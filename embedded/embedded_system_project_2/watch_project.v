==> flow/design.v <==
module controller (clk, reset, b0, b1, tc_sec, tc_min, en_sec, en_min, en_hour, 
state,stop_enable_sec,stop_enable_min,stopwatch_tc,stopwatch,add_hour,add_min);
	input clk, reset, b0, b1, tc_sec, tc_min,stopwatch_tc;
	output en_sec, en_min, en_hour,stop_enable_sec,stop_enable_min,stopwatch,add_hour,add_min;
	output [5:0] state;
	reg [5:0] state;
	reg inc_min = 1, inc_hour = 1;
	integer a;
	parameter s0 = 1, s10 = 4, s11 = 6, s12 = 5, s20 = 8, s21 = 10, s22 = 9, s30 = 16, s31 = 18, s32 = 17;
	always @(posedge clk or posedge reset) begin
		if (reset) state <= s0;
		else begin
			if(a == 20000000) begin
				a=0;
				case (state)
					s0: if(!b0) state <= s10; 		 
						else if(!b1) state <= s30;
					s10: if(!b0) state <=s0; 		 
						else if(!b1) state <= s11;
					s11: if(!b1) state <= s12;		 
					s12: if(!b1) state <= s10;		 
					s30: if(!b0) state <= s31;		 
						else if(!b1) state <= s0;
					s31: if(!b0) state <= s32;		 
					s32: if(!b0) state <= s30;		 
						else if(!b1) state <= s0;
				default : state <= s0;
			endcase
			end
			else
				a = a + 1;
		end
	end 
	assign en_sec = ((state == 4) | (state == 6) | (state == 5)) ? 0 : 1;
	assign en_min = (state == 5) ? 0 : tc_sec;
	assign en_hour = (state == 6) ? 0: tc_min;
	assign add_hour = ((state==6)&(!b0))? 1:0;
	assign add_min = ((state==5)&(!b0))? 1:0;
	assign alarm = ((state == 8) | (state == 10) | (state == 9)) ? 0 : 1;
	assign stopwatch = ((state==16)|(state==17)|(state==18)) ? 1: 0;
	assign stop_enable_sec = ((state==18)& (state!=17)) ? 1 : 0;
	assign stop_enable_min = stopwatch_tc;
endmodule 
module count_display_hour (clk, reset, enable, display, display10,stop_enable_sec,stopwatch,add_hour);
	parameter N=24, M=5;
	input clk, reset, enable,stop_enable_sec,add_hour,stopwatch;
	output [6:0] display, display10;
	reg [M-1:0] bcd;
	reg [6:0] display, display10;
	integer a,hr,hr10,check;
	always @(posedge clk or posedge reset) begin
		if (reset) begin
			bcd = 0;
			hr=0;
			hr10=0;
			display = 7'b000_0001;
			display10 = 7'b000_0001;
		end
		else if(stopwatch & (check==0))begin
				display = 7'b000_0001;
				display10 = 7'b000_0001;
				check=1;
		end
		else if(add_hour) begin 
		if(a == 49999999) begin
				a=0;
				if(bcd == N-1) begin bcd = 0; hr10 = 0; hr = 0; end
				else begin 
					bcd = bcd + 1;
					if(bcd < 10) begin hr10 = 0; hr = bcd; end
					else if(bcd < 20) begin hr10 = 1; hr = bcd - 10; end
					else begin hr10 = 2; hr = bcd - 20; end
				end
				if(!stop_enable_sec)begin
					case (hr)
						0:display = 7'b000_0001;
						1:display = 7'b100_1111;
						2:display = 7'b001_0010;
						3:display = 7'b000_0110;
						4:display = 7'b100_1100;
						5:display=  7'b010_0100;
						6:display = 7'b010_0000;
						7:display = 7'b000_1111;
						8:display = 7'b000_0000;
						9:display = 7'b000_0100;
						default: display = 7'b100_1111;
					endcase
					case (hr10)
						0:display10 = 7'b000_0001;
						1:display10 = 7'b100_1111;
						2:display10 = 7'b001_0010;
						default: display10 = 7'b100_1111;
					endcase
				end
			end
			else
				a = a + 1;
		end
		else if(enable) begin
			if(a == 49999999) begin
				a=0;
				if(bcd == N-1) begin bcd = 0; hr10 = 0; hr = 0; end
				else begin 
					bcd = bcd + 1;
					if(bcd < 10) begin hr10 = 0; hr = bcd; end
					else if(bcd < 20) begin hr10 = 1; hr = bcd - 10; end
					else begin hr10 = 2; hr = bcd - 20; end
				end
				if(!stop_enable_sec)begin
					case (hr)
						0:display = 7'b000_0001;
						1:display = 7'b100_1111;
						2:display = 7'b001_0010;
						3:display = 7'b000_0110;
						4:display = 7'b100_1100;
						5:display=  7'b010_0100;
						6:display = 7'b010_0000;
						7:display = 7'b000_1111;
						8:display = 7'b000_0000;
						9:display = 7'b000_0100;
						default: display = 7'b100_1111;
					endcase
					case (hr10)
						0:display10 = 7'b000_0001;
						1:display10 = 7'b100_1111;
						2:display10 = 7'b001_0010;
						default: display10 = 7'b100_1111;
					endcase
				end
			end
			else
				a = a + 1;
			if(stop_enable_sec)begin display =7'b000_0001; display10 = 7'b000_0001;end
		end
	end
endmodule 
	module count_display_min (clk, reset, enable ,display, display10, tc,stop_enable_sec,stop_enable_min,stopwatch,add_min);
	parameter N=60, M=6;
	input clk, reset, enable;
	input stop_enable_min,stop_enable_sec,stopwatch,add_min;
	output [6:0] display, display10;
	output tc;
	reg [M-1:0] bcd,stop_bcd;
	reg [6:0] display, display10;
	integer a,mr, mr10, stop_a,stop_mr,stop_mr10,check,check_return;
	assign tc = (bcd == N-1) & enable;
	always @(posedge clk or posedge reset) begin
		if (reset) begin
			bcd = 0;
			mr = 0;
			mr10 = 0;
			display = 7'b000_0001;
			display10 = 7'b000_0001;
		end
		else if(add_min) begin 
		if(a == 49999999) begin
			a=0;
			if(bcd == N-1) begin bcd = 0; mr10 = 0; mr = 0; end
			else begin 
				bcd = bcd + 1;
				if(bcd <10) begin mr10 = 0; mr = bcd; end
				else if(bcd <20) begin mr10 = 1; mr = bcd-10; end
				else if(bcd <30) begin mr10 = 2; mr = bcd-20; end
				else if(bcd <40) begin mr10 = 3; mr = bcd-30; end
				else if(bcd <50) begin mr10 = 4; mr = bcd-40; end
				else begin mr10 = 5; mr = bcd-50; end
			end
			check=0;
			case (mr)
				0:display = 7'b000_0001;
				1:display = 7'b100_1111;
				2:display = 7'b001_0010;
				3:display = 7'b000_0110;
				4:display = 7'b100_1100;
				5:display=  7'b010_0100;
				6:display = 7'b010_0000;
				7:display = 7'b000_1111;
				8:display = 7'b000_0000;
				9:display = 7'b000_0100;
				default: display = 7'b100_1111;
			endcase
			case (mr10)
				0:display10 = 7'b000_0001;
				1:display10 = 7'b100_1111;
				2:display10 = 7'b001_0010;
				3:display10 = 7'b000_0110;
				4:display10 = 7'b100_1100;
				5:display10 = 7'b010_0100;
				default: display10 = 7'b100_1111;
			endcase
		end
		else begin
			a= a+1;
		end
		end
		else if(stopwatch & (check==0) & (check_return==0))begin
				display = 7'b000_0001;
				display10 = 7'b000_0001;
				check=1;
		end
		else if(stopwatch & (check==0)&(check_return==1))begin
			case (stop_mr)
						0:display = 7'b000_0001;
						1:display = 7'b100_1111;
						2:display = 7'b001_0010;
						3:display = 7'b000_0110;
						4:display = 7'b100_1100;
						5:display=  7'b010_0100;
						6:display = 7'b010_0000;
						7:display = 7'b000_1111;
						8:display = 7'b000_0000;
						9:display = 7'b000_0100;
						default: display = 7'b100_1111;
					endcase
					case (stop_mr10)
						0:display10 = 7'b000_0001;
						1:display10 = 7'b100_1111;
						2:display10 = 7'b001_0010;
						3:display10 = 7'b000_0110;
						4:display10 = 7'b100_1100;
						5:display10 = 7'b010_0100;
						default: display10 = 7'b100_1111;
					endcase
				check=1;
		end
		else if((check==1) & !stopwatch & !enable)begin
				display = 7'b000_0001;
				display10 = 7'b000_0001;
				check=0;
		end
		else if(enable | stop_enable_min) begin
			if(enable) begin
				if(a == 49999999) begin
					a=0;
					if(bcd == N-1) begin bcd = 0; mr10 = 0; mr = 0; end
					else begin 
						bcd = bcd + 1;
						if(bcd <10) begin mr10 = 0; mr = bcd; end
						else if(bcd <20) begin mr10 = 1; mr = bcd-10; end
						else if(bcd <30) begin mr10 = 2; mr = bcd-20; end
						else if(bcd <40) begin mr10 = 3; mr = bcd-30; end
						else if(bcd <50) begin mr10 = 4; mr = bcd-40; end
						else begin mr10 = 5; mr = bcd-50; end
					end
					if(!stopwatch) begin
						check=0;
						case (mr)
							0:display = 7'b000_0001;
							1:display = 7'b100_1111;
							2:display = 7'b001_0010;
							3:display = 7'b000_0110;
							4:display = 7'b100_1100;
							5:display=  7'b010_0100;
							6:display = 7'b010_0000;
							7:display = 7'b000_1111;
							8:display = 7'b000_0000;
							9:display = 7'b000_0100;
							default: display = 7'b100_1111;
						endcase
						case (mr10)
							0:display10 = 7'b000_0001;
							1:display10 = 7'b100_1111;
							2:display10 = 7'b001_0010;
							3:display10 = 7'b000_0110;
							4:display10 = 7'b100_1100;
							5:display10 = 7'b010_0100;
							default: display10 = 7'b100_1111;
						endcase
					end 
				end
				else begin
					a= a+1;
				end
			end 
			if(stop_enable_min) begin	 
				check_return=1;
				if(stop_a == 499999) begin
					stop_a=0;
					if(stop_bcd == N-1) begin stop_bcd = 0; stop_mr10 = 0; stop_mr = 0; end
					else begin 
						stop_bcd = stop_bcd + 1;
						if(stop_bcd <10) begin stop_mr10 = 0; stop_mr = stop_bcd; end
						else if(stop_bcd <20) begin stop_mr10 = 1; stop_mr = stop_bcd-10; end
						else if(stop_bcd <30) begin stop_mr10 = 2; stop_mr = stop_bcd-20; end
						else if(stop_bcd <40) begin stop_mr10 = 3; stop_mr = stop_bcd-30; end
						else if(stop_bcd <50) begin stop_mr10 = 4; stop_mr = stop_bcd-40; end
						else begin stop_mr10 = 5; stop_mr = stop_bcd-50; end
					end
					case (stop_mr)
						0:display = 7'b000_0001;
						1:display = 7'b100_1111;
						2:display = 7'b001_0010;
						3:display = 7'b000_0110;
						4:display = 7'b100_1100;
						5:display=  7'b010_0100;
						6:display = 7'b010_0000;
						7:display = 7'b000_1111;
						8:display = 7'b000_0000;
						9:display = 7'b000_0100;
						default: display = 7'b100_1111;
					endcase
					case (stop_mr10)
						0:display10 = 7'b000_0001;
						1:display10 = 7'b100_1111;
						2:display10 = 7'b001_0010;
						3:display10 = 7'b000_0110;
						4:display10 = 7'b100_1100;
						5:display10 = 7'b010_0100;
						default: display10 = 7'b100_1111;
					endcase
				end else stop_a =stop_a + 1;	
			end
		end 
	end
endmodule 
module count_display_sec(clk, reset, set_outside, set_inside, enable, display, display10, tc, stop_enable_sec, stopwatch_tc,stopwatch);
	parameter N=60, M=6;
	input clk, reset, enable, set_outside, set_inside,stop_enable_sec,stopwatch;
	output [6:0] display, display10;
	output tc,stopwatch_tc;
	reg [M-1:0] bcd,stop_bcd;
	reg [6:0] display, display10;
	integer a,sr, sr10,stop_a,stop_sr,stop_sr10,check,check_return;
	assign tc = (bcd == N-1) & enable;
	assign stopwatch_tc = (stop_bcd == N-1) & stop_enable_sec;
	always @(posedge clk or posedge reset) begin
		if (reset) begin
			bcd = 0;
			sr = 0;
			sr10 = 0;
			check=0;
			display = 7'b000_0001;
			display10 = 7'b000_0001;
		end
		else if(stopwatch & (check==0) &(check_return==0))begin
				display = 7'b000_0001;
				display10 = 7'b000_0001;
				check=1;
		end
		else if(stopwatch & (check==0)&(check_return==1))begin
			case (stop_sr)
						0:display = 7'b000_0001;
						1:display = 7'b100_1111;
						2:display = 7'b001_0010;
						3:display = 7'b000_0110;
						4:display = 7'b100_1100;
						5:display=  7'b010_0100;
						6:display = 7'b010_0000;
						7:display = 7'b000_1111;
						8:display = 7'b000_0000;
						9:display = 7'b000_0100;
						default: display = 7'b100_1111;
					endcase
					case (stop_sr10)
						0:display10 = 7'b000_0001;
						1:display10 = 7'b100_1111;
						2:display10 = 7'b001_0010;
						3:display10 = 7'b000_0110;
						4:display10 = 7'b100_1100;
						5:display10 = 7'b010_0100;
						default: display10 = 7'b100_1111;
					endcase
				check=1;
		end
		else if((check==1) & !stopwatch & !enable)begin
			display = 7'b000_0001;
			display10 = 7'b000_0001;
			check=0;
		end
		else if(enable) begin
			if(a == 49999999) begin
				a=0;
				if(bcd == N-1) begin bcd = 0; sr10 = 0; sr = 0; end
				else begin 
					bcd = bcd + 1;
					if(bcd <10) begin sr10 = 0; sr = bcd; end
					else if(bcd <20) begin sr10 = 1; sr = bcd-10; end
					else if(bcd <30) begin sr10 = 2; sr = bcd-20; end
					else if(bcd <40) begin sr10 = 3; sr = bcd-30; end
					else if(bcd <50) begin sr10 = 4; sr = bcd-40; end
					else begin sr10 = 5; sr = bcd-50; end
				end
				if(!stopwatch) begin
					case (sr)
						0:display = 7'b000_0001;
						1:display = 7'b100_1111;
						2:display = 7'b001_0010;
						3:display = 7'b000_0110;
						4:display = 7'b100_1100;
						5:display=  7'b010_0100;
						6:display = 7'b010_0000;
						7:display = 7'b000_1111;
						8:display = 7'b000_0000;
						9:display = 7'b000_0100;
						default: display = 7'b100_1111;
					endcase
					case (sr10)
						0:display10 = 7'b000_0001;
						1:display10 = 7'b100_1111;
						2:display10 = 7'b001_0010;
						3:display10 = 7'b000_0110;
						4:display10 = 7'b100_1100;
						5:display10 = 7'b010_0100;
						default: display10 = 7'b100_1111;
					endcase
				end 
			end
			else begin
				a= a+1;
			end
			if(stop_enable_sec) begin	 
				check_return=1;
				if(stop_a == 499999) begin
					stop_a=0;
					if(stop_bcd == N-1) begin stop_bcd = 0; stop_sr10 = 0; stop_sr = 0; end
					else begin 
						stop_bcd = stop_bcd + 1;
						if(stop_bcd <10) begin stop_sr10 = 0; stop_sr = stop_bcd; end
						else if(stop_bcd <20) begin stop_sr10 = 1; stop_sr = stop_bcd-10; end
						else if(stop_bcd <30) begin stop_sr10 = 2; stop_sr = stop_bcd-20; end
						else if(stop_bcd <40) begin stop_sr10 = 3; stop_sr = stop_bcd-30; end
						else if(stop_bcd <50) begin stop_sr10 = 4; stop_sr = stop_bcd-40; end
						else begin stop_sr10 = 5; stop_sr = stop_bcd-50; end
					end
					case (stop_sr)
						0:display = 7'b000_0001;
						1:display = 7'b100_1111;
						2:display = 7'b001_0010;
						3:display = 7'b000_0110;
						4:display = 7'b100_1100;
						5:display=  7'b010_0100;
						6:display = 7'b010_0000;
						7:display = 7'b000_1111;
						8:display = 7'b000_0000;
						9:display = 7'b000_0100;
						default: display = 7'b100_1111;
					endcase
					case (stop_sr10)
						0:display10 = 7'b000_0001;
						1:display10 = 7'b100_1111;
						2:display10 = 7'b001_0010;
						3:display10 = 7'b000_0110;
						4:display10 = 7'b100_1100;
						5:display10 = 7'b010_0100;
						default: display10 = 7'b100_1111;
					endcase
				end else stop_a =stop_a + 1;	
			end
		end
	end
endmodule 
module watch_project (clk, reset, set_outside, set_inside, display_sec, display_sec10, display_min, display_min10, display_hour, display_hour10, state );
	input clk, reset, set_outside, set_inside;
	output [6:0] display_sec, display_sec10, display_min, display_min10, display_hour, display_hour10;
	output [5:0] state;
	wire en_sec, en_sec10, en_min, en_min10, en_hour, en_hour10,stop_enable_sec,stopwatch_tc,stopwatch,add_hour,add_min;
	count_display_sec #(60,6) u1 (clk, reset, set_outside, set_inside, en_sec, display_sec, display_sec10, tc_sec,stop_enable_sec, stopwatch_tc,stopwatch);
	count_display_min #(60,6) u2 (clk, reset, en_min, display_min, display_min10, tc_min,stop_enable_sec,stopwatch_tc,stopwatch,add_min);
	count_display_hour #(24,5) u3 (clk, reset, en_hour, display_hour, display_hour10,stop_enable_sec,stopwatch,add_hour);
	controller u6 (clk, reset, set_outside, set_inside, tc_sec, tc_min, en_sec, en_min, 
	en_hour, state, stop_enable_sec,stop_enable_min,stopwatch_tc,stopwatch,add_hour,add_min);
endmodule 
Tool chain data of watch_project
What the tools print for watch_project, step after step.
Lines are those of the file above, counted from 1.
Operators: Yosys type, input widths -> output width; for muxes data width and select width s.
Library cell names are shortened.
{"block": "design", "top_module": "watch_project", "clk_port": "clk", "library": "sky130hd", "pvt_corner": "tt_025C_1v80"}

Word-level counts
Counts by Yosys on the flattened word-level netlist (proc, flatten, opt, wreduce; memories kept). Print and check cells are left out.
Yosys's memory passes give these memory sizes; they may raise the number of words (mostly to a power of two), join words into wider ones and drop unused or constant bits.
{"block": "word_totals", "register_bits": 461, "mem_bits_ro": 1008, "clocked_rd_ports_x_width": 14, "memories": 9, "output_inout_bits": 48, "elab_cells": 441}
{"block": "op_classes", "n_addsub": 33, "compare": 22, "n_eq": 63, "n_mux": 221, "n_logic": 23, "reduce_logical": 46}
{"block": "mem_list", "memory": "(no name shown)", "size": 16, "width": 7, "rd": 1, "wr": 0, "line": 341, "source": "case (stop_sr)"}
{"block": "mem_list", "memory": "(no name shown)", "size": 16, "width": 7, "rd": 1, "wr": 0, "line": 384, "source": "case (sr)"}
{"block": "mem_list", "memory": "(no name shown)", "size": 16, "width": 7, "rd": 1, "wr": 0, "line": 425, "source": "case (stop_sr)"}
{"block": "mem_list", "memory": "(no name shown)", "size": 16, "width": 7, "rd": 1, "wr": 0, "line": 169, "source": "case (mr)"}
{"block": "mem_list", "memory": "(no name shown)", "size": 16, "width": 7, "rd": 1, "wr": 0, "line": 202, "source": "case (stop_mr)"}
{"block": "mem_list", "memory": "(no name shown)", "size": 16, "width": 7, "rd": 1, "wr": 0, "line": 247, "source": "case (mr)"}
Memories not listed: 3.
{"block": "op_table", "op": "$mux 32", "count": 120}
{"block": "op_table", "op": "$eq 32x2->1 const B", "count": 18}
{"block": "op_table", "op": "$eq 32x3->1 const B", "count": 14}
{"block": "op_table", "op": "$mux 7", "count": 55}
{"block": "op_table", "op": "$logic_not 32->1", "count": 11}
{"block": "op_table", "op": "$logic_not 28->1", "count": 9}
{"block": "op_table", "op": "$pmux 7 s5", "count": 7}
{"block": "op_table", "op": "$add 32x2->32 const B", "count": 6}
{"block": "op_table", "op": "$mux 6", "count": 18}
{"block": "op_table", "op": "$eq 32x27->1 const B", "count": 3}
{"block": "op_table", "op": "$eq 32x20->1 const B", "count": 2}
{"block": "op_table", "op": "$sub 6x5->7 const B", "count": 8}
{"block": "op_table", "op": "$sub 6x6->7 const B", "count": 8}
{"block": "op_table", "op": "$lt 6x5->1 const B", "count": 8}
{"block": "op_table", "op": "$lt 6x6->1 const B", "count": 8}
{"block": "op_table", "op": "$pmux 6 s7", "count": 1}
{"block": "op_table", "op": "$eq 32x26->1 const B", "count": 1}
{"block": "op_table", "op": "$sub 6x4->7 const B", "count": 4}
{"block": "op_table", "op": "$pmux 7 s2", "count": 2}
{"block": "op_table", "op": "$add 6x1->6 const B", "count": 4}
{"block": "op_table", "op": "$lt 6x4->1 const B", "count": 4}
{"block": "op_table", "op": "$eq 6x6->1 const B", "count": 4}
{"block": "op_table", "op": "$reduce_and 6->1", "count": 4}
{"block": "op_table", "op": "$mux 5", "count": 4}
{"block": "op_table", "op": "$eq 6x3->1 const B", "count": 3}
{"block": "op_table", "op": "$eq 6x5->1 const B", "count": 3}
{"block": "op_table", "op": "$reduce_and 4->1", "count": 4}
{"block": "op_table", "op": "$and 1x1->1", "count": 12}
Not listed: further kinds 25, cells in them 63.

Logic depth
Depth = most cells in a row (Yosys ltp): at word level without a register or memory, in the mapped netlist without a sequential cell, where the memories' decode and read muxes count.
{"block": "depth", "word_depth": 25, "ABC_AREA": 0, "ltp_mapped": 18}

Netlist
Source: synth_stat.txt of the flow (Yosys; design flattened, memories mapped). It holds for the ABC_AREA given above (unset counts as 0); a run with the other value may have another netlist.
The area totals of this step are shown rounded.
{"block": "types", "type": "edfxtp_1", "count": 218, "area_total_um2": 6.55E+03}
{"block": "types", "type": "dfrtp_1", "count": 56, "area_total_um2": 1.4E+03}
{"block": "types", "type": "ha_1", "count": 91, "area_total_um2": 1.14E+03}
{"block": "types", "type": "xnor2_1", "count": 107, "area_total_um2": 937.149}
{"block": "types", "type": "nor2_1", "count": 228, "area_total_um2": 855.821}
{"block": "types", "type": "nand2_1", "count": 215, "area_total_um2": 807.024}
{"block": "types", "type": "xor2_1", "count": 91, "area_total_um2": 797.014}
{"block": "types", "type": "nand3_1", "count": 130, "area_total_um2": 650.624}
{"block": "types", "type": "o21ai_0", "count": 105, "area_total_um2": 525.504}
{"block": "types", "type": "dfxtp_1", "count": 26, "area_total_um2": 520.499}
{"block": "types", "type": "a21oi_1", "count": 91, "area_total_um2": 455.437}
{"block": "types", "type": "inv_1", "count": 84, "area_total_um2": 315.302}
{"block": "types", "type": "mux2i_1", "count": 30, "area_total_um2": 300.288}
{"block": "types", "type": "nand4_1", "count": 45, "area_total_um2": 281.52}
{"block": "types", "type": "and3_1", "count": 43, "area_total_um2": 269.008}
{"block": "types", "type": "nor4_1", "count": 38, "area_total_um2": 237.728}
{"block": "types", "type": "nor3_1", "count": 43, "area_total_um2": 215.206}
{"block": "types", "type": "dfstp_2", "count": 8, "area_total_um2": 210.202}
Not listed: further types 85, cells in them 535.
{"block": "synth_totals", "cells": 2184, "mapped_area_um2": 20500, "seqArea_um2": 8680, "ff_cells": 308, "buf_cells": 72}
By module: a second synthesis without flattening, with its own total; a netlist apart from the flattened one above.
{"block": "hier_totals", "cells_unflattened": 2183, "hier_area_um2": 20700}
Rows give one instance, submodules left out.
{"block": "by_module", "module": "count_display_min", "n_inst": 1, "cells": 848, "mod_area_um2": 7800}
{"block": "by_module", "module": "count_display_sec", "n_inst": 1, "cells": 839, "mod_area_um2": 7690}
{"block": "by_module", "module": "count_display_hour", "n_inst": 1, "cells": 292, "mod_area_um2": 2970}
{"block": "by_module", "module": "controller", "n_inst": 1, "cells": 204, "mod_area_um2": 2190}
{"block": "by_module", "module": "watch_project", "n_inst": 1, "cells": 0, "mod_area_um2": 0.0}

Path before layout
Source: OpenSTA report_checks on the synthesized netlist (no wires, ideal clock, input and output delay 20% of the period each), path of least setup slack; recovery checks are left aside. Register names are those of the netlist, which keeps one name where synthesis merged equal registers.
{"block": "synth_timing", "path_kind": "input port to flip-flop", "start": "input port reset", "end": "register u1.stop_sr10", "clock_period_ns": 6.56, "in_delay_ns": 1.312, "arrival_time_ns": 6.014, "setup_slack_ns": 0.429, "delay_ns": 4.820, "path_stages": 5, "path_buffers": 0, "period_less_setup_slack_ns": 6.131}
"delay_ns" is the arrival time less input delay plus setup time.
"path_stages": output pins that drive a net of the path, with the launching flip-flop's if there is one; two outputs of one cell count as two.
"period_less_setup_slack_ns" is the clock period less the worst setup slack; recovery checks do not enter. This is arithmetic on one report: input and output delays are still those of the set period (20% each).
Where an end lacks its bit number, it is one bit of the signal, or one of the new flip-flops if synthesis recoded a state register.
At most two assigning lines are given for a register; there are more.
{"block": "synth_between", "cell_sequence": "inv_1 nand2_1 nor2_1 o21ai_0 a22o_1"}
{"block": "synth_rtl", "element": "start, declared", "line": 453, "source": "input clk, reset, set_outside, set_inside;"}
{"block": "synth_rtl", "element": "end, assigned", "line": 415, "source": "if(stop_bcd == N-1) begin stop_bcd = 0; stop_sr10 = 0; stop_sr = 0; end"}
{"block": "synth_rtl", "element": "end, assigned", "line": 418, "source": "if(stop_bcd <10) begin stop_sr10 = 0; stop_sr = stop_bcd; end"}
{"block": "synth_rtl", "element": "end, declared", "line": 323, "source": "integer a,sr, sr10,stop_a,stop_sr,stop_sr10,check,check_return;"}
Chain of elaborated cells between the ends: none given.

Timing after layout
From the final timing report of job 1: the path of least setup slack in the routed layout; clock arrival at registers is part of the times.
{"block": "layout_timing", "path_kind": "flip-flop to flip-flop", "start": "register u2.stop_bcd[2]", "end": "register u2.display[2]", "clock_period_ns": 9.17, "arrival_time_ns": 5.51, "setup_slack_ns": 4.19, "path_stages": 16, "path_buffers": 0}
Between the ends stands the longest chain of elaborated cells between them, by number of cells; it is not shown to be the way that was timed. Of several equally long chains one is given.
Each line given opens the expression or statement behind the cell; cells for indexed reads and writes are added by Yosys, which also makes memories of some case tables.
A memory read counts as a cell of the chain, while the word-level depth stops at memories.
At most two assigning lines are given for a register; there are more.
{"block": "layout_between", "cell_sequence": "edfxtp_1 nand3_1 xnor2_1 inv_1 ha_1 nor2b_1 o2111ai_1 nand2_1 nor3b_1 mux2i_1 inv_1 ha_1 and4_1 o31ai_1 a21boi_0 a211oi_1", "elab_chain_len": 22, "cells_between": 33, "cone_lines": 15}
{"block": "layout_rtl", "element": "start, declared", "line": 143, "source": "reg [M-1:0] bcd,stop_bcd;"}
{"block": "layout_rtl", "element": "start, assigned", "line": 279, "source": "if(stop_bcd == N-1) begin stop_bcd = 0; stop_mr10 = 0; stop_mr = 0; end"}
{"block": "layout_rtl", "element": "start, assigned", "line": 281, "source": "stop_bcd = stop_bcd + 1;"}
{"block": "layout_rtl", "element": "$add 6x1->6", "line": 281}
{"block": "layout_rtl", "element": "$lt 6x6->1", "line": 286, "source": "else if(stop_bcd <50) begin stop_mr10 = 4; stop_mr = stop_bcd-40; end"}
{"block": "layout_rtl", "element": "$mux 32", "line": 286}
{"block": "layout_rtl", "element": "$mux 32", "line": 285, "source": "else if(stop_bcd <40) begin stop_mr10 = 3; stop_mr = stop_bcd-30; end"}
{"block": "layout_rtl", "element": "$mux 32", "line": 284, "source": "else if(stop_bcd <30) begin stop_mr10 = 2; stop_mr = stop_bcd-20; end"}
{"block": "layout_rtl", "element": "$mux 32", "line": 283, "source": "else if(stop_bcd <20) begin stop_mr10 = 1; stop_mr = stop_bcd-10; end"}
{"block": "layout_rtl", "element": "$mux 32", "line": 282, "source": "if(stop_bcd <10) begin stop_mr10 = 0; stop_mr = stop_bcd; end"}
{"block": "layout_rtl", "element": "(+8 left out)"}
{"block": "layout_rtl", "element": "$mux 7", "line": 289, "source": "case (stop_mr)"}
{"block": "layout_rtl", "element": "$mux 7", "line": 277, "source": "if(stop_a == 499999) begin"}
{"block": "layout_rtl", "element": "$mux 7", "line": 275, "source": "if(stop_enable_min) begin"}
{"block": "layout_rtl", "element": "$mux 7", "line": 231, "source": "else if(enable | stop_enable_min) begin"}
{"block": "layout_rtl", "element": "$mux 7", "line": 226, "source": "else if((check==1) & !stopwatch & !enable)begin"}
{"block": "layout_rtl", "element": "$mux 7", "line": 201, "source": "else if(stopwatch & (check==0)&(check_return==1))begin"}
{"block": "layout_rtl", "element": "$mux 7", "line": 155, "source": "else if(add_min) begin"}
{"block": "layout_rtl", "element": "end, assigned", "line": 152, "source": "display = 7'b000_0001;"}
{"block": "layout_rtl", "element": "end, assigned", "line": 170, "source": "0:display = 7'b000_0001;"}
{"block": "layout_rtl", "element": "end, declared", "line": 141, "source": "output [6:0] display, display10;"}

Hand-over note for watch_project

watch_project through Yosys and OpenROAD on sky130hd: 2 stored runs, unordered, with their settings and measured results. The constraints put input and output delay at 20% of the set period each and load the outputs with 0.01 pF.
"timing.achieved_period_ns" is the run's clock period less its worst setup slack. It is reckoned from that one timing run; input and output delays stay at 20% of the period that was set.
"worstPathTime_ns": the worst setup path's part of the clock period (all of it between registers, 20% less for each end at a port) less its slack. A launch clock that arrives late makes it longer, a capture clock that arrives late makes it shorter.
By "totalPower_w" is meant OpenSTA's value without simulated activity: inputs other than the clock are taken to toggle once in ten clock periods, and the tool carries that through the logic.
The results are shown rounded.

Job 1
==> flow/run.sh <==
#!/bin/bash
# the make line also repeats the synthesis and layout settings of config.mk as NAME=value (left out here)
make -C /OpenROAD-flow-scripts/flow DESIGN_CONFIG=/design/flow/config.mk WORK_HOME=/design/flow/orfs CLKGATE_MAP_FILE= finish
==> flow/config.mk <==
export PLATFORM = sky130hd
export DESIGN_NAME = watch_project
export DESIGN_NICKNAME = watch_project
export VERILOG_FILES = /design/flow/design.v
export SDC_FILE = /design/flow/constraint.sdc
export NUM_CORES = 4
export LEC_CHECK = 0
export CAP_MARGIN = 20
export CELL_PAD_IN_SITES_GLOBAL_PLACEMENT = 2
export CORE_ASPECT_RATIO = 1.36
export CORE_MARGIN = 2
export CORE_UTILIZATION = 17
export CTS_CLUSTER_DIAMETER = 331
export CTS_CLUSTER_SIZE = 67
export GPL_ROUTABILITY_DRIVEN = 0
export HOLD_SLACK_MARGIN = 0.29
export MAX_ROUTING_LAYER = met4
export PLACE_DENSITY = 0.48
export SETUP_SLACK_MARGIN = 1.06
export SLEW_MARGIN = 20
==> flow/constraint.sdc <==
create_clock -name core_clock -period 9.17 [get_ports {clk}]
set_input_delay 1.8340 -clock core_clock [delete_from_list [all_inputs] [get_ports {clk}]]
set_output_delay 1.8340 -clock core_clock [all_outputs]
set_load 0.01 [all_outputs]

==> results of job 1, as JSON <==
{
  "synth_area_um2": 20500,
  "dieArea_um2": 124000,
  "final_setup_tns_ns": 0.000,
  "timing.achieved_period_ns": 4.977,
  "setup_worst_slack_ns": 4.19,
  "totalPower_w": 0.00241,
  "timing.hold.ws_ns": 0.485,
  "finish.utilization_pct": 19.4,
  "final_cell_area_um2": 23300,
  "worstPathTime_ns": 4.98,
  "worst_path_kind": "flip-flop to flip-flop"
}

Job 2
==> flow/run.sh <==
#!/bin/bash
# the make line also repeats the synthesis and layout settings of config.mk as NAME=value (left out here)
make -C /OpenROAD-flow-scripts/flow DESIGN_CONFIG=/design/flow/config.mk WORK_HOME=/design/flow/orfs CLKGATE_MAP_FILE= finish
==> flow/config.mk <==
export PLATFORM = sky130hd
export DESIGN_NAME = watch_project
export DESIGN_NICKNAME = watch_project
export VERILOG_FILES = /design/flow/design.v
export SDC_FILE = /design/flow/constraint.sdc
export NUM_CORES = 4
export LEC_CHECK = 0
export CAP_MARGIN = 10
export CELL_PAD_IN_SITES_GLOBAL_PLACEMENT = 3
export CORE_ASPECT_RATIO = 1.88
export CORE_MARGIN = 2
export CORE_UTILIZATION = 46
export GPL_ROUTABILITY_DRIVEN = 1
export PLACE_DENSITY_LB_ADDON = 0.18
export SLEW_MARGIN = 20
==> flow/constraint.sdc <==
create_clock -name core_clock -period 4.12 [get_ports {clk}]
set_input_delay 0.8240 -clock core_clock [delete_from_list [all_inputs] [get_ports {clk}]]
set_output_delay 0.8240 -clock core_clock [all_outputs]
set_load 0.01 [all_outputs]

==> results of job 2, as JSON <==
{
  "synth_area_um2": 20500,
  "dieArea_um2": 46400,
  "final_setup_tns_ns": 0.000,
  "timing.achieved_period_ns": 3.881,
  "setup_worst_slack_ns": 0.239,
  "totalPower_w": 0.0071,
  "timing.hold.ws_ns": 0.460,
  "finish.utilization_pct": 53.5,
  "final_cell_area_um2": 23700,
  "worstPathTime_ns": 3.88,
  "worst_path_kind": "flip-flop to flip-flop"
}

End of note.
